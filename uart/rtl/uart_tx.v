==> flow/design.v <==
module uart_tx#(
	parameter CLK_FREQ = 48000,
	parameter BAUD = 9600
)(
	input clk,
	input rst_n,
	input [7:0] tx_data,
	input tx_start,
	output reg txd,
	output reg tx_busy);
	reg [15:0] tx_sample_cntr;
	reg [3:0] tx_cntr;
	reg [1:0] tx_state,tx_nextstate;
	parameter 	BAUD_DIVIDOR = CLK_FREQ / BAUD;
	parameter 	IDLE = 2'b00,
				SEND = 2'b01,
				STOP = 2'b10;
	always@(posedge clk or negedge rst_n)begin
		if(!rst_n)
			tx_state <= IDLE;
		else
			tx_state <= tx_nextstate;
	end
	always@* begin
		if(!rst_n)begin
			tx_nextstate <= IDLE;
			tx_cntr <= 2'b00;
		end
		else begin
			case(tx_state)
				IDLE:begin
					if(tx_start == 1'b1)
						tx_nextstate <= SEND;
					else
						tx_nextstate <= IDLE;
				end
				SEND:begin
					if(tx_cntr == 9)
						tx_nextstate <= STOP;
					else
						tx_nextstate <= SEND;
				end
				STOP:begin
					if(tx_start)
						tx_nextstate <= STOP;
					else
						tx_nextstate <= IDLE;
				end
				default:tx_nextstate <= IDLE;
			endcase
		end
	end
	always@(posedge clk or negedge rst_n)begin
		if(!rst_n)begin
			txd <= 1'b1;
			tx_busy <= 1'b0;
			tx_cntr <= 4'd0;
			tx_sample_cntr <= 16'd0;
		end
		else begin
			case(tx_state)
				IDLE:begin
					txd <= 1'b1;
					tx_busy <= 1'b0;
					tx_cntr <= 4'd0;
				end
				SEND:begin
					if(tx_sample_cntr == BAUD_DIVIDOR/2 - 1)begin
						case(tx_cntr)
							4'd0:	txd <= 1'b0;
							4'd1:	txd <= tx_data[7];
							4'd2:	txd <= tx_data[6];
							4'd3:	txd <= tx_data[5];
							4'd4:	txd <= tx_data[4];
							4'd5:	txd <= tx_data[3];
							4'd6:	txd <= tx_data[2];
							4'd7:	txd <= tx_data[1];
							4'd8:	txd <= tx_data[0];
							4'd9:	txd <= 1'b1;
						endcase
					end
					tx_busy <= 1'b1;
					if(tx_sample_cntr == BAUD_DIVIDOR - 1)
						tx_sample_cntr <= 16'd0;
					else
						tx_sample_cntr <= tx_sample_cntr + 1;
					if(tx_cntr == 4'd9 && tx_cntr && tx_sample_cntr == BAUD_DIVIDOR - 1)
						tx_cntr <= 4'd0;
					else if(tx_sample_cntr == BAUD_DIVIDOR - 1)
						tx_cntr <= tx_cntr + 1;
				end
				STOP:begin
					txd <= 1'b1;
					tx_busy <= 1'b0;
				end
				default:begin
					txd <= 1'b1;
					tx_busy <= 1'b0;
				end
			endcase
		end
	end
endmodule
# Tool chain data of uart_tx
# Tool output for the design above, in the order of the flow.
# Lines are those of the file above, counted from 1.
# Operators: Yosys type, input widths -> output width; for muxes data width and select width s.
# Library cell names are shortened.
# The mark n/a stands for no value.
[inputs]
design = "uart_tx"
clock_port = "clk"
cell_library = "sky130hd"
lib_corner = "tt_025C_1v80"

# Elaborated design
# Source: Yosys, flattened and elaborated, memories not mapped. Widths are those after wreduce. Registers that Yosys merges into a memory's read port (data or address) are not register bits. Print and check cells do not count. Equal cells are merged and count once.
[bits]
output_inout_bits = 2
wordCells = 19
mem_bits_ro = 0
inputBits = 11
n_memories = 0
mem_bits_rw = 0
ff_bits = 20
clocked_rd_ports_x_width = 0
latchBits = 0
[classes]
mux = 8
div_mod_pow = 0
shift = 0
reduce_logical = 1
n_mul = 0
n_logic = 0
add_sub_neg = 1
compare = 0
equal = 5
[ops]
columns = ["op", "count"]
rows = [
  ["$add 16x1->16 const B", 1],
  ["$eq 16x1->1 const B", 1],
  ["$eq 16x3->1 const B", 1],
  ["$mux 16", 1],
  ["$pmux 2 s3", 1],
  ["$mux 2", 2],
  ["$mux 1", 4],
  ["$eq 2x1->1 const B", 1],
  ["$eq 2x2->1 const B", 1],
  ["$ne 2x2->1 const B", 1],
  ["$logic_not 2->1", 1],
]

# Longest topological paths
# Yosys ltp: most cells in a row. Word level: on the elaborated netlist, between registers, memories and ports. Mapped: between sequential cells and ports; inverters and the memories' decode and read muxes count.
[depth]
ltp_word = 3
ABC_AREA = 0
mapped_depth = 5
depth_no_buf = 5

# Synthesis result
# Source: synth_stat.txt of the flow (Yosys; design flattened, memories mapped). It holds for the ABC_AREA given above (unset counts as 0); a run with the other value may have another netlist.
[types]
columns = ["cell_type", "count", "area_total_um2"]
rows = [
  ["dfrtp_1", 19, 475.456],
  ["xnor2_1", 10, 87.584],
  ["dfstp_2", 2, 52.55],
  ["ha_1", 3, 37.536],
  ["nand2_1", 10, 37.536],
  ["nand4_1", 6, 37.536],
  ["xor2_1", 3, 26.275],
  ["nor2_1", 6, 22.522],
  ["nor3_1", 4, 20.019],
  ["and3_1", 3, 18.768],
  ["inv_1", 4, 15.014],
  ["nand3_1", 3, 15.014],
  ["o21ai_0", 3, 15.014],
  ["nor2b_1", 2, 12.512],
  ["nor4_2", 1, 12.512],
  ["or2_2", 2, 12.512],
  ["mux2_2", 1, 11.261],
  ["a21bo_2", 1, 10.01],
]
# Other cell types: 9; their cells: 10.
[mapped]
ffs = 21
sequential_area_um2 = 528.0
buffers = 1
yosys_area_um2 = 985.9
cell_count = 93

# Path before layout
# Path of least setup slack by OpenSTA after synthesis, without wires, with an ideal clock, recovery checks aside; 20% of the period is set as input and as output delay. Where synthesis merged equal registers, the netlist keeps one of their names.
[synth_timing]
path_kind = "reg-to-reg"
from = "reg tx_sample_cntr[4]"
to = "reg tx_sample_cntr[2]"
setup_time_ps = 127
tclk_ps = 1820
required_ps = 1693
path_slack_ps = 279
delay_ps = 1541
driving_pins = 5
path_buffers = 0
t_first_pin_ps = 0
t_arrival_ps = 1414
period_less_setup_slack_ps = 1541
# "delay_ps" is the arrival time less input delay plus setup time.
# "driving_pins" counts driving pins, that of a launching flip-flop among them; a cell with two outputs on the path counts twice.
# "period_less_setup_slack_ps" = period - worst setup slack (recovery checks aside). The figure is calculated, with input and output delays left at 20% of the set period.
# The rows between start and end are the longest chain of elaborated cells between them; the timing report does not say that the signal goes this way. Where chains are equally long, one stands for them.
# Each line given opens the expression or statement behind the cell; cells for indexed reads and writes are added by Yosys, which also makes memories of some case tables.
# A register here has more assigning lines than the two given.
[synth_between]
path_cell_list = "dfrtp_1 > or4_1 > nor4_2 > and4_1 > o21ai_0"
elab_chain_len = 2
cone_cells = 2
cone_classes = "1 x eq/ne; 1 x mux"
[synth_lines]
columns = ["element", "line", "source"]
rows = [
  ["from (decl)", 11, "reg [15:0] tx_sample_cntr;"],
  ["from (assign)", 58, "tx_sample_cntr <= 16'd0;"],
  ["from (assign)", 86, "tx_sample_cntr <= tx_sample_cntr + 1;"],
  ["$eq 16x3->1", 83, "if(tx_sample_cntr == BAUD_DIVIDOR - 1)"],
  ["$mux 16", 83, ""],
  ["to (assign)", 84, "tx_sample_cntr <= 16'd0;"],
  ["to (assign)", 86, ""],
  ["to (decl)", 11, ""],
]

# Path in the finished layout
# Path of least setup slack in the final report of stored run 1 (OpenROAD, finished layout, wires in). Where an end is a register, its clock arrival counts in the times.
# The report prints the path's times to 10 ps; the period is as set.
[layout_timing]
path_kind = "reg-to-output"
from = "reg txd"
to = "out txd"
t_first_pin_ps = 260
required_ps = 1430
driving_pins = 2
tclk_ps = 1790
path_slack_ps = 120
path_buffers = 1
t_arrival_ps = 1310
out_delay_ps = 360
# A register here has more assigning lines than the two given.
[layout_between]
path_cell_list = "dfstp_2 > clkdlybuf4s50_1"
elab_chain_len = 0
cone_cells = 0
cone_lines = 0
[layout_lines]
columns = ["element", "line", "source"]
rows = [
  ["from (decl)", 9, "output reg txd,"],
  ["from (assign)", 71, "4'd1: txd <= tx_data[7];"],
  ["from (assign)", 72, "4'd2: txd <= tx_data[6];"],
  ["to (decl)", 9, ""],
]

# Flow measurements of uart_tx on sky130hd: 2 stored runs with different settings, listed in no order. Input and output delays are each 20% of the period that was set; the output load is 0.01 pF.
# "timing.achieved_period_ps" = clock period - worst setup slack. The figure is calculated, with input and output delays left at 20% of the set period.
# "design_power_uw" rests on the timing tool's default activity at the inputs, not on a simulated workload.

[[run]]
name = "stored run 1"
[run.settings]
period_ns = 1.79
CORE_UTILIZATION = 17
CAP_MARGIN = 20
CORE_MARGIN = 2
SLEW_MARGIN = 20
[run.results]
setup_tns_ps = 0
timing.achieved_period_ps = 1670
final_die_area_um2 = 6424.8
design_power_uw = 1248
util_frac = 0.22
synth_area_um2 = 985.9
final_setup_ws_ps = 120

[[run]]
name = "stored run 2"
[run.settings]
period_ns = 1.25
CORE_UTILIZATION = 22
PLACE_DENSITY_LB_ADDON = 0.05
ABC_AREA = 1
CTS_CLUSTER_DIAMETER = 324
CAP_MARGIN = 25
CORE_MARGIN = 2
SLEW_MARGIN = 20
[run.results]
design_power_uw = 1943
final_die_area_um2 = 6270.3
timing.achieved_period_ps = 1292
util_frac = 0.297
setup_tns_ps = -42
synth_area_um2 = 1243.7
final_setup_ws_ps = -42
