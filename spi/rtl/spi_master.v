==> flow/design.v <==
module edge_detect#(
   parameter REGISTER_OUTPUTS = 1'b0
)(
    input clk,
    input rst_n,
    input in,
    output rising,
    output falling,
    output both
);
    reg in_delay;
    always@(posedge clk or negedge rst_n)begin
        if(!rst_n)
            in_delay <= 0;
        else
            in_delay <= in; 
    end
    wire rising_comb;
    wire falling_comb;
    wire both_comb;
    assign rising_comb = rst_n && (in && ~in_delay);
    assign falling_comb = rst_n && (~in && in_delay);
    assign both_comb = rst_n && (rising_comb || falling_comb);
    if(REGISTER_OUTPUTS == 0)begin
        assign rising = rst_n && (in && ~in_delay);
        assign falling = rst_n && (~in && in_delay);
        assign both_comb = rst_n && (rising || falling);
    end
    else begin
        reg rising;
        reg falling;
        reg both;
        always@(posedge clk or negedge rst_n)begin
            if(!rst_n)begin
                rising = 0;
                falling = 0;
                both = 0;
            end
            else begin
                rising = rising_comb;
                falling = falling_comb;
                both = both_comb; 
            end
        end
    end
endmodule
module spi_master#(
    parameter SYS_CLK = 50000000,
    parameter SPI_FREQ = 1000000,      
    parameter SPI_MODE = 0,            
    parameter SPI_WIDTH = 8,           
    parameter SPI_MSB = 0              
)(
    input clk,                         
    input rst_n,
    input spi_wr_cmd,
    input spi_rd_cmd,
    input [SPI_WIDTH-1:0] mosi_data,
    output reg [SPI_WIDTH-1:0] miso_data,
    output reg SCK,
    output reg MOSI,
    output reg CS,
    input MISO
);
    wire spi_wr_cmd_rise;
    wire spi_rd_cmd_rise;
    wire SCK_rise;
    wire SCK_fall;
    reg [5:0] sck_div_cntr;
    reg [7:0] sequence_cntr;
    reg [SPI_WIDTH-1:0] mosi_data_buf;
    reg [SPI_WIDTH-1:0] miso_data_buf;
    reg spi_write;
    reg spi_read;
    parameter SPI_START = 2;
    parameter SPI_END = SPI_START + SPI_WIDTH * 2;
    parameter SCK_DIVIDOR = SYS_CLK / SPI_FREQ;
    edge_detect edge_wr_cmd(
        .clk(clk),
        .rst_n(rst_n),
        .in(spi_wr_cmd),
        .rising(spi_wr_cmd_rise),
        .falling(),
        .both()
    );
    edge_detect edge_rd_cmd(
        .clk(clk),
        .rst_n(rst_n),
        .in(spi_rd_cmd),
        .rising(spi_rd_cmd_rise),
        .falling(),
        .both()
    );
    edge_detect edge_sck(
        .clk(clk),
        .rst_n(rst_n),
        .in(SCK),
        .rising(SCK_rise),
        .falling(SCK_fall),
        .both()
    );
    always@(posedge clk or negedge rst_n)begin
        if(!rst_n)
            spi_write <= 1'b0;
        else if(sequence_cntr == SPI_END && sck_div_cntr == SCK_DIVIDOR)
            spi_write <= 1'b0;
        else if(spi_wr_cmd_rise == 1)
            spi_write <= 1'b1;  
    end   
    always@(posedge clk or negedge rst_n)begin
        if(!rst_n)
            spi_read <= 1'b0;
        else if(sequence_cntr == SPI_END && sck_div_cntr == SCK_DIVIDOR)
            spi_read <= 1'b0;
        else if(spi_rd_cmd_rise == 1)
            spi_read <= 1'b1;  
    end   
    always@(posedge clk or negedge rst_n)begin
        if(!rst_n)
            CS <= 1'b1;
        else if(sequence_cntr == SPI_END) 
            CS <= 1'b1;
        else if(spi_wr_cmd_rise || spi_rd_cmd_rise)
            CS <= 1'b0;
    end
    always@(posedge clk or negedge rst_n)begin
        if(!rst_n)
            sequence_cntr <= 7'd0;
        else if(sequence_cntr == SPI_END && sck_div_cntr == SCK_DIVIDOR)
            sequence_cntr <= 7'd0;
        else if(spi_wr_cmd_rise || spi_rd_cmd_rise)
            sequence_cntr <= 7'd1;
        else if(sequence_cntr == 1 && (spi_write || spi_read))
            sequence_cntr <= 7'd2;
        else if(SCK_rise || SCK_fall)
            sequence_cntr <= sequence_cntr + 1;
    end
    always@(posedge clk or negedge rst_n)begin
        if(!rst_n)
            sequence_cntr <= 6'd0;
        else if(sequence_cntr == SPI_START) 
            sck_div_cntr <= 6'd1;
        else if(sequence_cntr == SPI_END && sck_div_cntr == SCK_DIVIDOR) 
            sck_div_cntr <= 6'd0;
        else if(sck_div_cntr == SCK_DIVIDOR) 
            sck_div_cntr <= 6'd1;
        else if(sck_div_cntr)
            sck_div_cntr <= sck_div_cntr + 1;
    end
    always@(posedge clk or negedge rst_n)begin
        if(!rst_n)
            SCK <= SPI_MODE/2;
        else if(sequence_cntr == SPI_END && sck_div_cntr == SCK_DIVIDOR) 
            SCK <= SPI_MODE/2;
        else if(sequence_cntr == SPI_START) 
            SCK <= ~(SPI_MODE/2);
        else if(sck_div_cntr == SCK_DIVIDOR/2 || sck_div_cntr == SCK_DIVIDOR) 
            SCK <= ~SCK;
    end
    always@(posedge clk or negedge rst_n)begin
        if(!rst_n)
            mosi_data_buf [SPI_WIDTH-1:0] <= 0;
        else if(spi_wr_cmd_rise)
            mosi_data_buf [SPI_WIDTH-1:0] <= mosi_data[SPI_WIDTH-1:0];
    end
    always@(posedge clk or negedge rst_n)begin
        if(!rst_n)
            miso_data [7:0] <= 8'd0;
        else if(spi_read && sequence_cntr == SPI_END)
            miso_data [7:0] <= miso_data_buf[7:0];
    end
    always@(posedge clk or negedge rst_n)begin
        if(!rst_n)begin
            MOSI <= 1'b0;
            miso_data_buf [7:0] <= 8'd0;
        end 
        else if(spi_write && sequence_cntr < SPI_START)begin
            if(SPI_MODE == 0 || SPI_MODE == 2)begin
                if(SPI_MSB)begin
                    MOSI <= mosi_data_buf[SPI_WIDTH-1];
                    mosi_data_buf[SPI_WIDTH-1:0] <= {mosi_data_buf[SPI_WIDTH-2:0],1'b0};
                end
                else begin
                    MOSI <= mosi_data_buf[0];
                    mosi_data_buf[SPI_WIDTH-1:0] <= {1'b0,mosi_data_buf[SPI_WIDTH-1:1]};
                end
            end
        end
        else if(spi_write || spi_read)begin
            if(SPI_MODE == 0 || SPI_MODE == 3)begin
                if(spi_write && SCK_fall)begin
                    if(SPI_MSB)begin
                        MOSI <= mosi_data_buf[SPI_WIDTH-1];
                        mosi_data_buf[SPI_WIDTH-1:0] <= {mosi_data_buf[SPI_WIDTH-2:0],1'b0};
                    end
                    else begin
                        MOSI <= mosi_data_buf[0];
                        mosi_data_buf[SPI_WIDTH-1:0] <= {1'b0,mosi_data_buf[SPI_WIDTH-1:1]};
                    end
                    sequence_cntr <= sequence_cntr + 1'b1;
                end
                else if(SCK_fall)begin
                    sequence_cntr <= sequence_cntr + 1'b1;
                end
                if(spi_read && SCK_rise)begin
                    if(SPI_MSB)
                        miso_data_buf[7:0] <= {MISO,miso_data_buf[7:1]};
                    else
                        miso_data_buf[7:0] <= {miso_data_buf[6:0],MISO};
                    sequence_cntr <= sequence_cntr + 1'b1;
                end
                else if(SCK_rise)begin
                    sequence_cntr <= sequence_cntr + 1'b1;
                end
            end
            else  if(SPI_MODE == 1 || SPI_MODE == 2)begin
                if(spi_write && SCK_rise)begin
                    if(SPI_MSB)begin
                        MOSI <= mosi_data_buf[SPI_WIDTH-1];
                        mosi_data_buf[SPI_WIDTH-1:0] <= {mosi_data_buf[SPI_WIDTH-2:0],1'b0};
                    end
                    else begin
                        MOSI <= mosi_data_buf[0];
                        mosi_data_buf[SPI_WIDTH-1:0] <= {1'b0,mosi_data_buf[SPI_WIDTH-1:1]};
                    end
                    sequence_cntr <= sequence_cntr + 1'b1;
                end
                if(spi_read && SCK_fall)begin
                    if(SPI_MSB)
                        miso_data_buf[7:0] <= {MISO,miso_data_buf[7:1]};
                    else
                        miso_data_buf[7:0] <= {miso_data_buf[6:0],MISO};
                    sequence_cntr <= sequence_cntr + 1'b1;
                end
            end
        end
    end
endmodule
Reports on spi_master
What the tools print for spi_master, step after step.
Line numbers count from 1 in the design file above.
Operators carry their Yosys type and port widths (W data, S select, Z words).
Library cell names are shortened.
Not given: n/a
- top: spi_master
- clock port: clk
- standard-cell library: sky130hd
- corner: tt_025C_1v80

Word level
Source: Yosys, flattened and elaborated, memories not mapped. Widths are those after wreduce. Registers that Yosys merges into a memory's read port (data or address) are not register bits. Print and check cells do not count. Equal cells are merged and count once.
- eq/ne operators at 2
- muxes and demuxes at 11
- noted reductions and logical operators: 17
- $add $sub $neg at 1
- bitwise operators at 3
- operator list (operator ; count):
    $mux W8 ; 2
    $logic_and A1 B1 Y1 ; 7
    $mux W7 ; 1
    $mux W1 ; 7
    $add A6 B1 Y6 const B ; 1
    $eq A6 B5 Y1 const B ; 1
    $eq A6 B6 Y1 const B ; 1
    $reduce_bool A6 Y1 ; 1
    $mux W6 ; 1
    $reduce_and A2 Y1 ; 2
    $reduce_bool A2 Y1 ; 2
    $reduce_bool A4 Y1 ; 1
    $logic_or A1 B1 Y1 ; 3
    $not A1 Y1 ; 3
    $reduce_and A3 Y1 ; 1
- elaborated cells: 47
- bits of input ports: 13
- flip-flop bits (word level) at 30

Logic depth
Longest topological path by Yosys (ltp), each cell counted once; first at word level (registers and memories cut), then after technology mapping (sequential cells cut; the memories' decode and read muxes count).
- depth after elaboration: 7
- ABC_AREA at 0
- noted mapped depth: 5
- depth with buffers taken out at 5

Synthesis result
Source: synth_stat.txt of the flow (Yosys; design flattened, memories mapped). It holds for the ABC_AREA given above (unset counts as 0); a run with the other value may have another netlist.
- cell types (cell type ; count):
    edfxtp_1 ; 6
    dfrtp_1 ; 3
    buf_4 ; 9
    ha_1 ; 4
    dfstp_2 ; 1
    inv_1 ; 6
    nand3b_1 ; 3
    a21oi_1 ; 3
    nand2_1 ; 3
    nor2_1 ; 3
    nand3_2 ; 1
    nor3_1 ; 2
    o21ai_0 ; 2
    a211o_1 ; 1
    nand4b_1 ; 1
    xnor2_1 ; 1
    xor2_1 ; 1
    a21boi_0 ; 1
Not listed: further types 10, cells in them 11.
- flip-flop cells: 10
- noted cell area after synthesis: 615.6 sq um
- cells in the netlist: 62
The figures by module come from a second, unflattened synthesis with its own total; it is not the netlist above.
- cell total of the unflattened synthesis at 64
- area total of the unflattened synthesis: 674.4 sq um
Rows give one instance, submodules left out.
- by module (module ; area (sq um) ; cells ; instances ; seq. area (sq um)):
    spi_master ; 566.8 ; 54 ; 1 ; 231.5
    edge_detect ; 53.8 ; 5 ; 2 ; 25.0

Timing after synthesis
Source: OpenSTA report_checks on the synthesized netlist (no wires, ideal clock, input and output delay 20% of the period each), path of least setup slack; recovery checks are left aside. Register names are those of the netlist, which keeps one name where synthesis merged equal registers.
- path kind: register to register
- from: register sck_div_cntr[0]
- to: register sck_div_cntr[5]
- noted arrival: 1.197 ns
- time at the first pin at 0.000 ns
- stages: 6
- period: 2.19 ns
- buffers on the path: 0
- required time at 1.931 ns
- noted library setup time: 0.259 ns
- noted path delay: 1.456 ns
- noted path slack: 0.734 ns
- period reached after synthesis: 1.456 ns
"path delay" = arrival - input delay + setup time.
"stages" counts driving pins, that of a launching flip-flop among them; a cell with two outputs on the path counts twice.
"period reached after synthesis" = period - worst setup slack (recovery checks aside). The figure is calculated, with input and output delays left at 20% of the set period.
The rows between start and end are the longest chain of elaborated cells between them; the timing report does not say that the signal goes this way. Where chains are equally long, one stands for them.
A line is the first line of the expression or statement that the cell stems from. Yosys adds cells for indexed reads and writes and turns some case tables into memories.
At most two assigning lines are given for a register; there are more.
The path ends at the data pin of a flip-flop with enable; ways to the enable are not counted.
- cell sequence: edfxtp_1 > inv_1 > ha_1 > and2b_1 > o21ai_0 > a211o_1
- length of the longest elaborated chain at 2
- elaborated cells between the ends (all ways): 4
- ends and longest elaborated chain, post-synthesis (what ; line ; RTL):
    from (decl) ; 69 ; reg [5:0] sck_div_cntr;
    from (assign) ; 142 ; sck_div_cntr <= 6'd1;
    from (assign) ; 148 ; sck_div_cntr <= sck_div_cntr + 1;
    $add A6 B1 Y6 ; 148 ;
    $mux W6 ; 147 ; else if(sck_div_cntr)
    to (assign) ; 146 ; sck_div_cntr <= 6'd1;
    to (assign) ; 148 ;
    to (decl) ; 69 ;

Path in the finished layout
From the final timing report of job 1: the path of least setup slack in the routed layout; clock arrival at registers is part of the times.
- path kind: input to register
- from: input port rst_n
- to: register sck_div_cntr[3]
- time at the first pin at 0.56 ns
- noted library setup time: 0.36 ns
- noted arrival: 1.80 ns
- stages: 3
- buffers on the path: 1
- required time at 2.71 ns
- noted path slack: 0.91 ns
- period: 2.81 ns
The rows between start and end are the longest chain of elaborated cells between them; the timing report does not say that the signal goes this way. Where chains are equally long, one stands for them.
At most two assigning lines are given for a register; there are more.
- cell sequence: clkdlybuf4s50_1 > inv_1 > a31oi_1
- length of the longest elaborated chain at 1
- elaborated cells between the ends (all ways): 1
- ends and longest elaborated chain, post-layout (what ; line ; RTL):
    from (decl) ; 55 ; input rst_n,
    $reduce_and A2 Y1 ; n/a ;
    to (assign) ; 142 ; sck_div_cntr <= 6'd1;
    to (assign) ; 148 ; sck_div_cntr <= sck_div_cntr + 1;
    to (decl) ; 69 ; reg [5:0] sck_div_cntr;

==> results <==
Measured results for spi_master: 2 stored runs of the Yosys and OpenROAD flow on sky130hd. The settings differ; the order carries no meaning. The constraints put input and output delay at 20% of the set period each and load the outputs with 0.01 pF.

Job 1
Settings were period_ns = 2.81; CAP_MARGIN = 20; CORE_MARGIN = 2; CORE_UTILIZATION = 40; SLEW_MARGIN = 20
- noted the synthesis area: 615.6 sq um
- sum of negative setup slack at 0.000 ns
- noted the setup slack of the worst path: 0.910 ns
- noted the die outline area: 1868.8 sq um
- post-layout utilization: 46.0 %

Job 2
Settings were period_ns = 1.91; CORE_UTILIZATION = 23; PLACE_DENSITY_LB_ADDON = 0.09; CORE_ASPECT_RATIO = 1.14; CORE_MARGIN = 5; CELL_PAD_IN_SITES_GLOBAL_PLACEMENT = 2; CELL_PAD_IN_SITES_DETAIL_PLACEMENT = 1; GPL_ROUTABILITY_DRIVEN = 1; CTS_CLUSTER_DIAMETER = 75; CAP_MARGIN = 25; SLEW_MARGIN = 15
- noted the synthesis area: 615.6 sq um
- sum of negative setup slack at 0.000 ns
- noted the setup slack of the worst path: 0.207 ns
- noted the die outline area: 3813.3 sq um
- post-layout utilization: 27.7 %
